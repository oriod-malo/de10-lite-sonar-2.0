==> flow/design.v <==
`timescale 1ns / 1ps
module ServoControl(
    input clock,
	 input enable,
	 input [1:0] speed,  
    output servo,
	 output [9:0] angle
    );
reg [19:0]	counter;
reg		servo_reg = 0;
reg	 	[9:0] dir;
reg [15:0] control	=	0;
reg 		  toggle			=	1;
reg 		  toggleDir		=	0;
always @(posedge clock)
begin
if(enable==1)
begin		
	counter <= counter + 1;
	if(counter == 'd999999)
			counter <= 0;
	if(counter < ('d50000 + control))
			servo_reg <= 1;
	else
			servo_reg <= 0;
	if(control == 'd50000)
			toggle <= 0;
	if(control == 0)
			toggle <= 1;
	if(counter == 0)
		begin
			if(toggle == 0)
					control = control - 500;
			if(toggle == 1)
					control = control + 500;
		if (toggleDir==0)
			dir <= dir + 1;
		else
			dir <= dir - 1;
		if (dir==100)
			toggleDir = 1;
		if (dir==0)
			toggleDir = 0;
	end
end
end
assign servo	= servo_reg;
assign angle	= dir;
endmodule
======== Step by step through the tools: ServoControl ========
What the tools print for ServoControl, step after step.
Line numbers count from 1 in the design file above.
Operators carry their Yosys type and port widths (W data, S select, Z words).
Library cell names are shortened.
Not given: n/a
design
  design top .............................. ServoControl
  clock ................................... clock
  library ................................. sky130hd
  timing corner ........................... tt_025C_1v80

======== Elaborated design ========
Source: Yosys, flattened and elaborated, memories not mapped. Widths are those after wreduce. Registers that Yosys merges into a memory's read port (data or address) are not register bits. Print and check cells do not count. Equal cells are merged and count once.
cells by class
  add/subtract/negate cells ............... 6
  multiply operators ...................... 0
  divide/modulo/power cells ............... 0
  $lt $le $gt $ge ......................... 1
  equality and inequality tests ........... 3
  shift-type cells ........................ 0
  muxes and demuxes ....................... 8
  bitwise operators ....................... 0
  reduce/logical cells .................... 8
operator list
  operator                  number
  $mux W16                  4
  $add A20 B1 Y20 const B   1
  $lt A20 B17 Y1            1
  $eq A20 B20 Y1 const B    1
  $logic_not A20 Y1         1
  $add A16 B16 Y17 const A  1
  $eq A16 B16 Y1 const B    1
  $add A16 B9 Y16 const B   1
  $sub A16 B9 Y16 const B   1
  $logic_not A16 Y1         1
  $add A10 B1 Y10 const B   1
  $sub A10 B1 Y10 const B   1
  $eq A10 B7 Y1 const B     1
  $logic_not A10 Y1         1
  $mux W10                  1
  $reduce_and A2 Y1         2
  $reduce_bool A2 Y1        2
  $reduce_and A3 Y1         1
  $mux W1                   3
word-level totals
  register bits after elaboration ......... 49
  latch bits .............................. 0
  memory bits (writable) .................. 0
  bits in read-only memories .............. 0
  clocked read ports x word width ......... 0
  memories ................................ 0
  input port bits ......................... 4
  output and inout bits ................... 11
  word-level cells ........................ 32

======== Depth ========
Depth = most cells in a row (Yosys ltp): at word level without a register or memory, in the mapped netlist without a sequential cell, where the memories' decode and read muxes count.
logic depth
  word-level depth ........................ 6
  ABC_AREA ................................ 0
  gate-level depth with buffers ........... 12
  mapped depth without buffers ............ 12

======== Mapped cells and area ========
Yosys stat after the flow's synthesis: flattened, memories mapped to cells. It holds for the ABC_AREA given above (unset counts as 0); a run with the other value may have another netlist.
cells by type
  cell type  number  total area (um^2)
  edfxtp_1   47      1.41E+03
  ha_1       29      362.848
  xnor2_1    32      280.269
  xor2_1     19      166.41
  a21oi_1    18      90.086
  nor2_1     23      86.333
  nand2_1    21      78.826
  inv_1      20      75.072
  nand3_1    15      75.072
  a21o_1     8       60.058
  nand4_1    9       56.304
  nor3_1     10      50.048
  and3_1     7       43.792
  o21ai_0    8       40.038
  nor4_1     6       37.536
  or3_1      6       37.536
  clkbuf_1   9       33.782
  mux2i_1    3       30.029
Other cell types: 32; their cells: 45.
mapped netlist
  standard cells after synthesis .......... 335
  mapped area ............................. 3389.5 um^2
  sequential area ......................... 1411.4 um^2
  flip-flop cells ......................... 47
  buffer cells ............................ 12

======== Worst setup path after synthesis ========
Path of least setup slack by OpenSTA after synthesis, without wires, with an ideal clock, recovery checks aside; 20% of the period is set as input and as output delay. Where synthesis merged equal registers, the netlist keeps one of their names.
timing after synthesis
  path type ............................... register to register
  start ................................... reg counter[17]
  end ..................................... reg toggleDir
  clock period ............................ 3.53 ns
  setup time .............................. 0.299 ns
  launch time at the first pin ............ 0.000 ns
  arrival ................................. 3.273 ns
  data required time ...................... 3.231 ns
  path slack .............................. -0.041 ns
  delay of the path ....................... 3.572 ns
  stages .................................. 5
  buffers on the path ..................... 0
  synthesis period reached ................ 3.571 ns
"delay of the path" = arrival - input delay + setup time.
"stages" counts driving pins, that of a launching flip-flop among them; a cell with two outputs on the path counts twice.
"synthesis period reached" is the clock period less the worst setup slack; recovery checks do not enter. This is arithmetic on one report: input and output delays are still those of the set period (20% each).
Between the ends stands the longest chain of elaborated cells between them, by number of cells; it is not shown to be the way that was timed. Of several equally long chains one is given.
A line is the first line of the expression or statement that the cell stems from. Yosys adds cells for indexed reads and writes and turns some case tables into memories.
between the ends, after synthesis
  cells stage by stage .................... edfxtp_1 -> or3_1 -> or4_1 -> nor3_1 -> o2111a_1
  cells in the longest elaborated chain ... 2
  elaborated cells between the ends (all ways) .. 2
  RTL lines with such cells ............... 1
  those cells by class .................... reduce/logical: 2
ends and longest elaborated chain, after synthesis
  what               RTL line  text
  from (decl)        9         reg [19:0] counter;
  from (assign)      19        counter <= counter + 1;
  from (assign)      21        counter <= 0;
  $logic_not A20 Y1  30        if(counter == 0)
  $reduce_and A3 Y1  n/a
  to (assign)        41        toggleDir = 1;
  to (assign)        43        toggleDir = 0;
  to (decl)          14        reg toggleDir = 0;

======== Path in the finished layout ========
From the final timing report of flow run 2: the path of least setup slack in the routed layout; clock arrival at registers is part of the times.
timing after layout
  path type ............................... register to register
  start ................................... reg control[6]
  end ..................................... reg servo_reg
  clock period ............................ 3.74 ns
  setup time .............................. 0.26 ns
  launch time at the first pin ............ 0.30 ns
  arrival ................................. 3.04 ns
  data required time ...................... 3.79 ns
  path slack .............................. 0.75 ns
  stages .................................. 11
  buffers on the path ..................... 0
Between the ends stands the longest chain of elaborated cells between them, by number of cells; it is not shown to be the way that was timed. Of several equally long chains one is given.
between the ends, after layout
  cells stage by stage .................... edfxtp_1 -> a21oi_1 -> nor2b_1 -> o31a_1 -> xnor2_1 -> ha_1 -> nand4_1 -> nor2_1 -> a211oi_1 -> o31ai_1 -> a2111oi_0
  cells in the longest elaborated chain ... 3
  elaborated cells between the ends (all ways) .. 3
  RTL lines with such cells ............... 1
  those cells by class .................... add/sub: 1; compare: 1; mux: 1
ends and longest elaborated chain, after layout
  what              RTL line  text
  from (decl)       12        reg [15:0] control = 0;
  from (assign)     33        control = control - 500;
  from (assign)     35        control = control + 500;
  $add A16 B16 Y17  22        if(counter < ('d50000 + control))
  $lt A20 B17 Y1    22
  $mux W1           22
  to (assign)       23        servo_reg <= 1;
  to (assign)       25        servo_reg <= 0;
  to (decl)         10        reg servo_reg = 0;

Subject: ServoControl on sky130hd, stored results

Hello all,

Measured data: module ServoControl, platform sky130hd, 2 stored runs of the flow under differing settings, order arbitrary. Input and output delays are each 20% of the period that was set; the output load is 0.01 pF.
"worst setup path time (ns)" is the time allowed to the run's worst setup path (the clock period less input and output delay, where it has them) less its slack. Clock arrival times count: a late capture clock shortens it, a late launch clock lengthens it.
"finish__power__total" is the tool's figure for a default switching activity; nothing was simulated.

Flow files of flow run 1
==> flow/run.sh <==
#!/bin/bash
# the make line also repeats the synthesis and layout settings of config.mk as NAME=value (left out here)
make -C /OpenROAD-flow-scripts/flow DESIGN_CONFIG=/design/flow/config.mk WORK_HOME=/design/flow/orfs CLKGATE_MAP_FILE= finish
==> flow/config.mk <==
export PLATFORM = sky130hd
export DESIGN_NAME = ServoControl
export DESIGN_NICKNAME = ServoControl
export VERILOG_FILES = /design/flow/design.v
export SDC_FILE = /design/flow/constraint.sdc
export NUM_CORES = 4
export LEC_CHECK = 0
export CAP_MARGIN = 20
export CELL_PAD_IN_SITES_DETAIL_PLACEMENT = 1
export CORE_MARGIN = 2
export CORE_UTILIZATION = 69
export CTS_CLUSTER_DIAMETER = 46
export CTS_CLUSTER_SIZE = 78
export GPL_ROUTABILITY_DRIVEN = 1
export PLACE_DENSITY_LB_ADDON = 0.27
export SETUP_SLACK_MARGIN = 1.38
export SLEW_MARGIN = 15
==> flow/constraint.sdc <==
create_clock -name core_clock -period 4.84 [get_ports {clock}]
set_input_delay 0.9680 -clock core_clock [delete_from_list [all_inputs] [get_ports {clock}]]
set_output_delay 0.9680 -clock core_clock [all_outputs]
set_load 0.01 [all_outputs]

report of flow run 1: did not finish, place, DPL-0033

Flow files of flow run 2
==> flow/run.sh <==
#!/bin/bash
# the make line also repeats the synthesis and layout settings of config.mk as NAME=value (left out here)
make -C /OpenROAD-flow-scripts/flow DESIGN_CONFIG=/design/flow/config.mk WORK_HOME=/design/flow/orfs CLKGATE_MAP_FILE= finish
==> flow/config.mk <==
export PLATFORM = sky130hd
export DESIGN_NAME = ServoControl
export DESIGN_NICKNAME = ServoControl
export VERILOG_FILES = /design/flow/design.v
export SDC_FILE = /design/flow/constraint.sdc
export NUM_CORES = 4
export LEC_CHECK = 0
export CAP_MARGIN = 20
export CORE_MARGIN = 2
export CORE_UTILIZATION = 40
export SETUP_SLACK_MARGIN = 0.46
export SLEW_MARGIN = 20
==> flow/constraint.sdc <==
create_clock -name core_clock -period 3.74 [get_ports {clock}]
set_input_delay 0.7480 -clock core_clock [delete_from_list [all_inputs] [get_ports {clock}]]
set_output_delay 0.7480 -clock core_clock [all_outputs]
set_load 0.01 [all_outputs]

report of flow run 2
yosys chip area after synthesis (um^2): 3389.5
finish__design__die__area: 9225.6
finish__design__instance__area__stdcell: 3722.3
finish__design__instance__utilization: 0.4530
finish__timing__setup__ws: 0.747
finish__timing__setup__tns: 0.000
finish__timing__hold__ws: 0.646
finish__power__total: 1.049e-03
worst setup path time (ns): 2.99
worst setup path kind: register to register

Thanks
